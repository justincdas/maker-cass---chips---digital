==> flow/design.v <==
module elevator(
    input wire clk,
    input wire reset,
    input wire [15:0] floor_buttons,  
    input wire door_open_button,
    input wire door_close_button,
    output reg [3:0] current_floor,
    output reg [3:0] floor_indicator,
    output      door_open,
    output     moving_up,
    output     moving_down
);
    localparam [3:0] IDLE = 4'd0;
    localparam [3:0] MOVING_UP = 4'd1;
    localparam [3:0] MOVING_DOWN = 4'd2;
    localparam [3:0] DOOR_OPENING = 4'd3;
    localparam [3:0] DOOR_OPEN = 4'd4;
    localparam [3:0] DOOR_CLOSING = 4'd5;
    reg [3:0] state, next_state;
    reg [5:0] timer;  
    reg [3:0] destination_floor;
    function [3:0] get_destination;
      input [15:0] buttons;
      integer i;
      begin
        get_destination = 0;
        for (i = 0; i < 15; i = i + 1)
          if (buttons[i]) get_destination = i;
      end
    endfunction
    always @(posedge clk or posedge reset) begin
      if (reset) begin
        state <= IDLE;
        timer <= 0;
      end else begin
        state <= next_state;
        if (state == DOOR_OPEN) 
          timer <= (timer < 60) ? timer + 1 : timer;
        else 
          timer <= 0;
      end
    end
    always @(posedge clk or posedge reset) begin
      if (reset) begin
          current_floor <= 4'd0;
      end else begin
        if(next_state == MOVING_UP) begin
          current_floor = current_floor + 4'b1;
        end else if(next_state == MOVING_DOWN) begin
          current_floor = current_floor - 4'b1;
        end
      end
    end
    wire [3:0] destination_floor_next = 
        (((state == IDLE) || (state == DOOR_OPEN) || (state == DOOR_OPENING) || (state == DOOR_CLOSING))
          && 
         (|floor_buttons && floor_buttons != (1 << current_floor))
        ) ? get_destination(floor_buttons)
          : destination_floor;
    always @(posedge clk or posedge reset) begin
      if (reset) begin
          destination_floor <= 4'd0;
      end else begin
           destination_floor <= destination_floor_next;
      end
    end
    assign moving_up   = (state == MOVING_UP);
    assign moving_down = (state == MOVING_DOWN);
    assign door_open   = (state == DOOR_OPEN);
    always @(*) begin
        next_state = state;
        floor_indicator = (1 << current_floor);
        case(state)
            IDLE: begin
                if (door_open_button) begin
                    next_state = DOOR_OPENING;
                end else  if (destination_floor_next > current_floor) begin
                    next_state = MOVING_UP;
                end else  if (destination_floor_next < current_floor) begin
                    next_state = MOVING_DOWN;
                end
            end
            MOVING_UP: begin
              if (current_floor == destination_floor) begin
                  next_state = DOOR_OPENING;
              end
            end
            MOVING_DOWN: begin
                if (current_floor == destination_floor) begin
                    next_state = DOOR_OPENING;
                end
            end
            DOOR_OPENING: begin
                next_state = DOOR_OPEN;
            end
            DOOR_OPEN: begin
                if (door_close_button || timer >= 60 || |floor_buttons) begin
                    next_state = DOOR_CLOSING;
                end
            end
            DOOR_CLOSING: begin
                if (door_open_button) begin
                    next_state = DOOR_OPENING;
                end else  if (destination_floor_next > current_floor) begin
                    next_state = MOVING_UP;
                end else  if (destination_floor_next < current_floor) begin
                    next_state = MOVING_DOWN;
                end else begin
                    next_state = IDLE;
                end
            end
        endcase
    end
endmodule
# == Step by step through the tools: elevator ==
# Tool output for the design above, in the order of the flow.
# Line numbers count from 1 in the design file above.
# Operators carry their Yosys type and port widths (W data, S select, Z words).
# The mark n/a stands for no value.
# inputs
top_module,elevator
clock_port,clk
cell_library,sky130hd
lib_corner,tt_025C_1v80

# == Word level ==
# Yosys after proc, flatten, opt, wreduce and memory -nomap, before mapping. Memory bits, and registers merged into a memory's read port (data or address), are not among the register bits. Print and check cells are not counted.
# bits
ff_bits,18
latchBits,0
ramBits,0
romBits,0
clocked_rd_ports_x_width,0
memories,0
in_bits,20
# classes
addsub,3
mul,0
div_mod_pow,0
compare,4
eq_ne,10
shifts,2
n_mux,28
n_logic,0
reduce_and_logical,11
# ops
cell,n
$mux W4,21
$shl A1 B4 Y32 const A,1
$ne A16 B32 Y1,1
$pmux W4 S5,1
$reduce_or A16 Y1,1
$eq A4 B2 Y1 const B,3
$mux W6,2
$eq A4 B1 Y1 const B,2
$eq A4 B3 Y1 const B,2
$add A6 B1 Y6 const B,1
$ge A6 B6 Y1 const B,1
$lt A6 B6 Y1 const B,1
$mux W2,3
$logic_or A1 B1 Y1,5
$shl A2 B4 Y4 const A,1
$add A4 B1 Y4 const B,1
$sub A4 B1 Y4 const B,1
$gt A4 B4 Y1,1
$lt A4 B4 Y1,1
$eq A4 B4 Y1,1
$logic_not A4 Y1,1
$logic_and A1 B1 Y1,2
$ne A2 B1 Y1 const B,1
$reduce_bool A2 Y1,1
$reduce_or A2 Y1,1
$mux W1,1

# == Depth ==
# Yosys ltp: most cells in a row. Word level: on the elaborated netlist, between registers, memories and ports. Mapped: between sequential cells and ports; inverters and the memories' decode and read muxes count.
# depth
word_depth,23
abc_area,0
depth_mapped,20
mapped_depth_nobuf,18

# == Netlist ==
# Yosys stat after the flow's synthesis: flattened, memories mapped to cells. It holds for the ABC_AREA given above (unset counts as 0); a run with the other value may have another netlist.
# mapped
cell_count,192
yosys_area_mm2,0.0016866
seq_area_mm2,0.0005017
ffs,20
n_buf,7
# by_type
type,n,area_total_um2
sky130_fd_sc_hd__dfrtp_1,19,475.456
sky130_fd_sc_hd__ha_1,7,87.584
sky130_fd_sc_hd__xnor2_1,9,78.826
sky130_fd_sc_hd__nor3_1,13,65.062
sky130_fd_sc_hd__mux2i_1,6,60.058
sky130_fd_sc_hd__nor2_1,13,48.797
sky130_fd_sc_hd__mux2_4,3,45.043
sky130_fd_sc_hd__nand2_1,12,45.043
sky130_fd_sc_hd__a21oi_1,8,40.038
sky130_fd_sc_hd__inv_1,10,37.536
sky130_fd_sc_hd__and3b_1,4,35.034
sky130_fd_sc_hd__o22ai_1,5,31.28
sky130_fd_sc_hd__nor3b_1,4,30.029
sky130_fd_sc_hd__a211o_1,3,26.275
sky130_fd_sc_hd__dfstp_2,1,26.275
sky130_fd_sc_hd__a31oi_1,4,25.024
sky130_fd_sc_hd__nand2b_1,4,25.024
sky130_fd_sc_hd__nand4_1,4,25.024
# Other cell types: 37; their cells: 63.

# == Timing after synthesis ==
# Path of least setup slack by OpenSTA after synthesis, without wires, with an ideal clock, recovery checks aside; 20% of the period is set as input and as output delay. Where synthesis merged equal registers, the netlist keeps one of their names.
# synth_path
path_kind,input -> register
from,in floor_buttons[2]
to,reg current_floor[3]
period_ns,9.81
setup_time_ns,0.080
arrival_time_ns,6.222
required_time_ns,9.730
slack_ns,3.508
path_delay_ns,4.340
driving_pins,17
n_path_buf,0
synth_period_reached_ns,6.302
# "path_delay_ns" is the arrival time less input delay plus setup time.
# "driving_pins": output pins that drive a net of the path, with the launching flip-flop's if there is one; two outputs of one cell count as two.
# "synth_period_reached_ns" = period - worst setup slack (recovery checks aside). The figure is calculated, with input and output delays left at 20% of the set period.
# Between the ends stands the longest chain of elaborated cells between them, by number of cells; it is not shown to be the way that was timed. Of several equally long chains one is given.
# Each line given opens the expression or statement behind the cell; cells for indexed reads and writes are added by Yosys, which also makes memories of some case tables.
# At most two assigning lines are given for a register; there are more.
# synth_between
path_cell_list,sky130_fd_sc_hd__and3b_1 sky130_fd_sc_hd__nor4_1 sky130_fd_sc_hd__or4_1 sky130_fd_sc_hd__a2111oi_2 sky130_fd_sc_hd__a31o_4 sky130_fd_sc_hd__mux2_4 sky130_fd_sc_hd__ha_1 sky130_fd_sc_hd__and4_1 sky130_fd_sc_hd__a211o_1 sky130_fd_sc_hd__and4b_1 sky130_fd_sc_hd__or2_2 sky130_fd_sc_hd__ha_1 sky130_fd_sc_hd__a21o_1 sky130_fd_sc_hd__a21o_1 sky130_fd_sc_hd__a2111o_1 sky130_fd_sc_hd__mux2i_1 sky130_fd_sc_hd__xnor2_1
elab_chain_cells,22
cone_cells,34
# synth_rtl
item,line_no,rtl
start: declaration,4,"input wire [15:0] floor_buttons,"
$mux W4 (13 in a row),28,if (buttons[i]) get_destination = i;
$mux W4,55,(((state == IDLE) || (state == DOOR_OPEN) || (state == DOOR_OPENING) || (state == DOOR_CLOSING))
$lt A4 B4 Y1,106,end else  if (destination_floor_next < current_floor) begin
$mux W2,106,
$mux W2,104,end else  if (destination_floor_next > current_floor) begin
$mux W2,102,if (door_open_button) begin
$pmux W4 S5,73,case(state)
$eq A4 B2 Y1,49,end else if(next_state == MOVING_DOWN) begin
$mux W4,49,
$mux W4,47,if(next_state == MOVING_UP) begin
end: assignment,48,current_floor = current_floor + 4'b1;
end: assignment,50,current_floor = current_floor - 4'b1;
end: declaration,7,"output reg [3:0] current_floor,"
# Some nets on the timed path still bear RTL names; the line given drives or declares the net.
# synth_nets
signal,line_no
destination_floor_next[2],55

# == Path in the finished layout ==
# Path of least setup slack in the final report of stored run 1 (OpenROAD, finished layout, wires in). Where an end is a register, its clock arrival counts in the times.
# layout_path
path_kind,input -> register
from,in floor_buttons[11]
to,reg current_floor[3]
period_ns,5.7
setup_time_ns,0.07
arrival_time_ns,5.69
required_time_ns,5.89
slack_ns,0.20
driving_pins,18
n_path_buf,1
# Between the ends stands the longest chain of elaborated cells between them, by number of cells; it is not shown to be the way that was timed. Of several equally long chains one is given.
# At most two assigning lines are given for a register; there are more.
# layout_between
path_cell_list,sky130_fd_sc_hd__dlygate4sd2_1 sky130_fd_sc_hd__and3b_1 sky130_fd_sc_hd__nor3_1 sky130_fd_sc_hd__or4_4 sky130_fd_sc_hd__a2111oi_4 sky130_fd_sc_hd__a31o_4 sky130_fd_sc_hd__mux2_4 sky130_fd_sc_hd__ha_1 sky130_fd_sc_hd__and4_1 sky130_fd_sc_hd__a211o_1 sky130_fd_sc_hd__and4b_1 sky130_fd_sc_hd__or2_4 sky130_fd_sc_hd__ha_1 sky130_fd_sc_hd__a21o_1 sky130_fd_sc_hd__a21o_1 sky130_fd_sc_hd__a2111o_1 sky130_fd_sc_hd__mux2i_1 sky130_fd_sc_hd__xnor2_1
elab_chain_cells,13
cone_cells,25
# layout_rtl
item,line_no,rtl
start: declaration,4,"input wire [15:0] floor_buttons,"
$mux W4 (4 in a row),28,if (buttons[i]) get_destination = i;
$mux W4,55,(((state == IDLE) || (state == DOOR_OPEN) || (state == DOOR_OPENING) || (state == DOOR_CLOSING))
$lt A4 B4 Y1,106,end else  if (destination_floor_next < current_floor) begin
$mux W2,106,
$mux W2,104,end else  if (destination_floor_next > current_floor) begin
$mux W2,102,if (door_open_button) begin
$pmux W4 S5,73,case(state)
$eq A4 B2 Y1,49,end else if(next_state == MOVING_DOWN) begin
$mux W4,49,
$mux W4,47,if(next_state == MOVING_UP) begin
end: assignment,48,current_floor = current_floor + 4'b1;
end: assignment,50,current_floor = current_floor - 4'b1;
end: declaration,7,"output reg [3:0] current_floor,"
# Some nets on the timed path still bear RTL names; the line given drives or declares the net.
# layout_nets
signal,line_no
destination_floor_next[2],55

Appendix: measured runs

2 stored runs of elevator in the flow (synthesis by Yosys, layout by OpenROAD, sky130hd cells), in arbitrary order. Constraints: input delay and output delay 20% of the set period each, output load 0.01 pF.
"achieved_period_ns" = clock period - worst setup slack. The figure is calculated, with input and output delays left at 20% of the set period.
By "worst_path_time_ns" is meant the share of the clock period that the worst setup path is allowed (20% is reserved at inputs, 20% at outputs), minus its slack. Clock arrival times at its registers enter into it.
"power_total_uw" rests on the timing tool's default activity at the inputs, not on a simulated workload.

Stored run 1, flow files:
==> flow/run.sh <==
#!/bin/bash
# the make line also repeats the synthesis and layout settings of config.mk as NAME=value (left out here)
make -C /OpenROAD-flow-scripts/flow DESIGN_CONFIG=/design/flow/config.mk WORK_HOME=/design/flow/orfs CLKGATE_MAP_FILE= finish
==> flow/config.mk <==
export PLATFORM = sky130hd
export DESIGN_NAME = elevator
export DESIGN_NICKNAME = elevator
export VERILOG_FILES = /design/flow/design.v
export SDC_FILE = /design/flow/constraint.sdc
export NUM_CORES = 4
export LEC_CHECK = 0
export CAP_MARGIN = 20
export CORE_MARGIN = 2
export CORE_UTILIZATION = 40
export SLEW_MARGIN = 20
==> flow/constraint.sdc <==
create_clock -name core_clock -period 5.7 [get_ports {clk}]
set_input_delay 1.1400 -clock core_clock [delete_from_list [all_inputs] [get_ports {clk}]]
set_output_delay 1.1400 -clock core_clock [all_outputs]
set_load 0.01 [all_outputs]

==> results of stored run 1, as CSV <==
result,value
worst_path_time_ns,4.36
timing.worst_path_kind,"input -> register"
synthArea_mm2,0.0016866
holdWs_ns,0.523
ws_setup_ns,0.197
cell_area_final_mm2,0.0023798
die_footprint_mm2,0.004752
power_total_uw,1121
setupTns_ns,0.000
achieved_period_ns,5.503
layout_utilization_frac,0.591

Stored run 2, flow files:
==> flow/run.sh <==
#!/bin/bash
# the make line also repeats the synthesis and layout settings of config.mk as NAME=value (left out here)
make -C /OpenROAD-flow-scripts/flow DESIGN_CONFIG=/design/flow/config.mk WORK_HOME=/design/flow/orfs CLKGATE_MAP_FILE= finish
==> flow/config.mk <==
export PLATFORM = sky130hd
export DESIGN_NAME = elevator
export DESIGN_NICKNAME = elevator
export VERILOG_FILES = /design/flow/design.v
export SDC_FILE = /design/flow/constraint.sdc
export NUM_CORES = 4
export LEC_CHECK = 0
export CAP_MARGIN = 5
export CORE_ASPECT_RATIO = 1.25
export CORE_MARGIN = 2
export CORE_UTILIZATION = 47
export CTS_CLUSTER_SIZE = 89
export GPL_TIMING_DRIVEN = 1
export MAX_ROUTING_LAYER = met5
export MIN_ROUTING_LAYER = met1
export PLACE_DENSITY_LB_ADDON = 0.09
export SETUP_SLACK_MARGIN = -0.66
export SLEW_MARGIN = 5
export TNS_END_PERCENT = 55
==> flow/constraint.sdc <==
create_clock -name core_clock -period 8.55 [get_ports {clk}]
set_input_delay 1.7100 -clock core_clock [delete_from_list [all_inputs] [get_ports {clk}]]
set_output_delay 1.7100 -clock core_clock [all_outputs]
set_load 0.01 [all_outputs]

==> results of stored run 2, as CSV <==
result,value
worst_path_time_ns,4.96
timing.worst_path_kind,"input -> register"
synthArea_mm2,0.0016866
holdWs_ns,0.513
cell_area_final_mm2,0.0020357
achieved_period_ns,6.668
setupTns_ns,0.000
power_total_uw,621.2
die_footprint_mm2,0.0040867
ws_setup_ns,1.882
layout_utilization_frac,0.589
