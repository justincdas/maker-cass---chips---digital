==> flow/design.v <==
module pwm (
            input            clk,
            input            rst_n,
            output reg [3:0] pwm_out
           );
  reg [6:0] cntr = 0;
  always@ (posedge clk, negedge rst_n) begin
    if(rst_n == 1'b0) begin
      cntr    <= 7'b0;
      pwm_out <= 4'b0;
    end else begin
      cntr <= cntr+1;
      if (cntr < 100) begin
        pwm_out[0] <= (cntr < 25 ) ? 1'b1 : 1'b0;
        pwm_out[1] <= (cntr < 50 ) ? 1'b1 : 1'b0;
        pwm_out[2] <= (cntr < 75 ) ? 1'b1 : 1'b0;
        pwm_out[3] <= (cntr < 90 ) ? 1'b1 : 1'b0;
      end else  begin
        cntr <= 0;
      end
   end
  end
endmodule
### Reports on pwm

What the tools print for pwm, step after step.
Line numbers count from 1 in the design file above.
Operators: Yosys type, input widths -> output width; for muxes data width and select width s.
Library cell names are shortened.
The mark - stands for no value.

* top module: pwm
* clock input: clk
* cell library: sky130hd
* timing corner: tt_025C_1v80

### Elaborated design

Counts by Yosys on the flattened word-level netlist (proc, flatten, opt, wreduce; memories kept). Register bits leave out memories and registers merged into their read ports (data or address); mux counts leave out enables and synchronous resets folded into registers. Print and check cells are left out. Cells with the same type and inputs are merged into one.

* flip-flop bits (word level): 11
* output and inout port bits: 4

* add/sub/neg operators: 1
* order comparisons: 5
* mux-type cells: 5

Operators by type and width (count)
* $lt 7x7->1 const B: 3
* $add 7x1->7 const B: 1
* $lt 7x5->1 const B: 1
* $lt 7x6->1 const B: 1
* $mux 7: 1
* $mux 1: 4

### Depth

Longest topological path by Yosys (ltp), each cell counted once; first at word level (registers and memories cut), then after technology mapping (sequential cells cut; the memories' decode and read muxes count).

* depth after elaboration: 2
* ABC_AREA: 0
* depth in mapped cells: 5
* depth with buffers taken out: 4

### Mapped cells and area

Yosys stat after the flow's synthesis: flattened, memories mapped to cells. It holds for the ABC_AREA given above (unset counts as 0); a run with the other value may have another netlist.
The area totals of this step are shown rounded.

* mapped cells: 49
* synthesis area: 0.00052 mm²
* flip-flop cells: 11

Cell types (count)
* dfrtp_1: 11
* nor2_1: 7
* buf_6: 2
* o311a_1: 2
* o311ai_0: 2
* xnor2_1: 2
* buf_2: 3
* nand2_1: 4
* and3_1: 2
* ha_1: 1
* nor2b_1: 2
* o2111ai_1: 1
* o41ai_1: 1
* xor2_1: 1
* o211ai_1: 1
* o31ai_1: 1
* a31oi_1: 1
* nand2_2: 1

Other cell types: 4; their cells: 4.

### Path before layout

Path of least setup slack by OpenSTA after synthesis, without wires, with an ideal clock, recovery checks aside; 20% of the period is set as input and as output delay. Where synthesis merged equal registers, the netlist keeps one of their names.

* path kind: register to register
* start: register cntr[3]
* end: register pwm_out[3]
* clock period: 1660 ps
* setup time: 137 ps
* launch time at the first pin: 0 ps
* arrival time: 1078 ps
* required time: 1523 ps
* slack: 445 ps
* delay of the path: 1215 ps
* stages: 6
* path buffers: 2
* synthesis period reached: 1215 ps

"delay of the path" = arrival - input delay + setup time.
"stages": output pins that drive a net of the path, with the launching flip-flop's if there is one; two outputs of one cell count as two.
"synthesis period reached" = period - worst setup slack (recovery checks aside). The figure is calculated, with input and output delays left at 20% of the set period.
The rows between start and end are the longest chain of elaborated cells between them; the timing report does not say that the signal goes this way. Where chains are equally long, one stands for them.
A line is the first line of the expression or statement that the cell stems from. Yosys adds cells for indexed reads and writes and turns some case tables into memories.
A register here has more assigning lines than the two given.

* cell sequence: dfrtp_1 -> buf_6 -> o311a_1 -> buf_6 -> nand2_2 -> o211ai_1
* length of the longest elaborated chain: 2
* elaborated cells between the ends (all ways): 3
* RTL lines with such cells: 2
* those cells by class: compare: 2; mux: 1

RTL lines, path post-synthesis
* from (decl): line 6 `reg [6:0] cntr = 0;`
* from (assign): line 9 `cntr    <= 7'b0;`
* from (assign): line 12 `cntr <= cntr+1;`
* $lt 7x7->1: line 17 `pwm_out[3] <= (cntr < 90 ) ? 1'b1 : 1'b0;`
* $mux 1: line 17
* to (assign): line 10 `pwm_out <= 4'b0;`
* to (assign): line 17
* to (decl): line 4 `output reg [3:0] pwm_out`

### Path in the finished layout

Path of least setup slack in the final report of flow run 1 (OpenROAD, finished layout, wires in). Where an end is a register, its clock arrival counts in the times.
The path's times are printed in steps of 10 ps; the period is the one set.

* path kind: register to register
* start: register cntr[3]
* end: register cntr[1]
* clock period: 710 ps
* setup time: 60 ps
* launch time at the first pin: 270 ps
* arrival time: 1330 ps
* required time: 920 ps
* slack: -410 ps
* stages: 4
* path buffers: 1

The rows between start and end are the longest chain of elaborated cells between them; the timing report does not say that the signal goes this way. Where chains are equally long, one stands for them.
A register here has more assigning lines than the two given.

* cell sequence: dfrtp_1 -> o311a_4 -> buf_6 -> nor2b_1
* length of the longest elaborated chain: 2
* elaborated cells between the ends (all ways): 2
* RTL lines with such cells: 1
* those cells by class: compare: 1; mux: 1

RTL lines, path after layout
* from (decl): line 6 `reg [6:0] cntr = 0;`
* from (assign): line 9 `cntr    <= 7'b0;`
* from (assign): line 12 `cntr <= cntr+1;`
* $lt 7x7->1: line 13 `if (cntr < 100) begin`
* $mux 7: line 13
* to (assign): line 9
* to (assign): line 12
* to (decl): line 6

# Flow runs of pwm

Flow measurements of pwm on sky130hd: 2 stored runs with different settings, listed in no order. Input and output delays are each 20% of the period that was set; the output load is 0.01 pF.
"period achieved" is the run's clock period less its worst setup slack. It is reckoned from that one timing run; input and output delays stay at 20% of the period that was set.
"time of the worst setup path" is the time allowed to the run's worst setup path (the clock period less input and output delay, where it has them) less its slack. Clock arrival times count: a late capture clock shortens it, a late launch clock lengthens it.
"overall power" is the tool's figure for a default switching activity; nothing was simulated.
"time of the worst setup path" is known to 10 ps.
The measured numbers are rounded.

### Flow run 1

==> flow/run.sh <==
#!/bin/bash
# the make line also repeats the synthesis and layout settings of config.mk as NAME=value (left out here)
make -C /OpenROAD-flow-scripts/flow DESIGN_CONFIG=/design/flow/config.mk WORK_HOME=/design/flow/orfs CLKGATE_MAP_FILE= finish
==> flow/config.mk <==
export PLATFORM = sky130hd
export DESIGN_NAME = pwm
export DESIGN_NICKNAME = pwm
export VERILOG_FILES = /design/flow/design.v
export SDC_FILE = /design/flow/constraint.sdc
export NUM_CORES = 4
export LEC_CHECK = 0
export CAP_MARGIN = 20
export CORE_MARGIN = 2
export CORE_UTILIZATION = 40
export SLEW_MARGIN = 20
==> flow/constraint.sdc <==
create_clock -name core_clock -period 0.71 [get_ports {clk}]
set_input_delay 0.1420 -clock core_clock [delete_from_list [all_inputs] [get_ports {clk}]]
set_output_delay 0.1420 -clock core_clock [all_outputs]
set_load 0.01 [all_outputs]

Results of flow run 1:
- Full die area: 0.00161 mm²
- Area of the standard cells in the finished layout: 0.000838 mm²
- Overall power: 1.09 mW
- Utilization of the finished layout: 72.5%
- Period achieved: 1,121 ps
- Cell area after synthesis: 0.00052 mm²
- Time of the worst setup path: 1,120 ps
- Worst path kind: register to register
- Setup TNS: -5,150 ps
- Worst setup slack after layout: -411 ps

### Flow run 2

==> flow/run.sh <==
#!/bin/bash
# the make line also repeats the synthesis and layout settings of config.mk as NAME=value (left out here)
make -C /OpenROAD-flow-scripts/flow DESIGN_CONFIG=/design/flow/config.mk WORK_HOME=/design/flow/orfs CLKGATE_MAP_FILE= finish
==> flow/config.mk <==
export PLATFORM = sky130hd
export DESIGN_NAME = pwm
export DESIGN_NICKNAME = pwm
export VERILOG_FILES = /design/flow/design.v
export SDC_FILE = /design/flow/constraint.sdc
export NUM_CORES = 4
export LEC_CHECK = 0
export CAP_MARGIN = 20
export CELL_PAD_IN_SITES_DETAIL_PLACEMENT = 0
export CORE_ASPECT_RATIO = 1.82
export CORE_MARGIN = 2
export CORE_UTILIZATION = 22
export CTS_CLUSTER_SIZE = 84
export GPL_ROUTABILITY_DRIVEN = 1
export GPL_TIMING_DRIVEN = 0
export MAX_ROUTING_LAYER = met5
export SETUP_SLACK_MARGIN = 0.14
export SLEW_MARGIN = 20
==> flow/constraint.sdc <==
create_clock -name core_clock -period 2.14 [get_ports {clk}]
set_input_delay 0.4280 -clock core_clock [delete_from_list [all_inputs] [get_ports {clk}]]
set_output_delay 0.4280 -clock core_clock [all_outputs]
set_load 0.01 [all_outputs]

Results of flow run 2:
- Full die area: 0.00279 mm²
- Area of the standard cells in the finished layout: 0.000647 mm²
- Overall power: 0.424 mW
- Utilization of the finished layout: 29.2%
- Period achieved: 1,553 ps
- Cell area after synthesis: 0.00052 mm²
- Time of the worst setup path: 1,130 ps
- Worst path kind: register to output
- Setup TNS: 0 ps
- Worst setup slack after layout: 587 ps
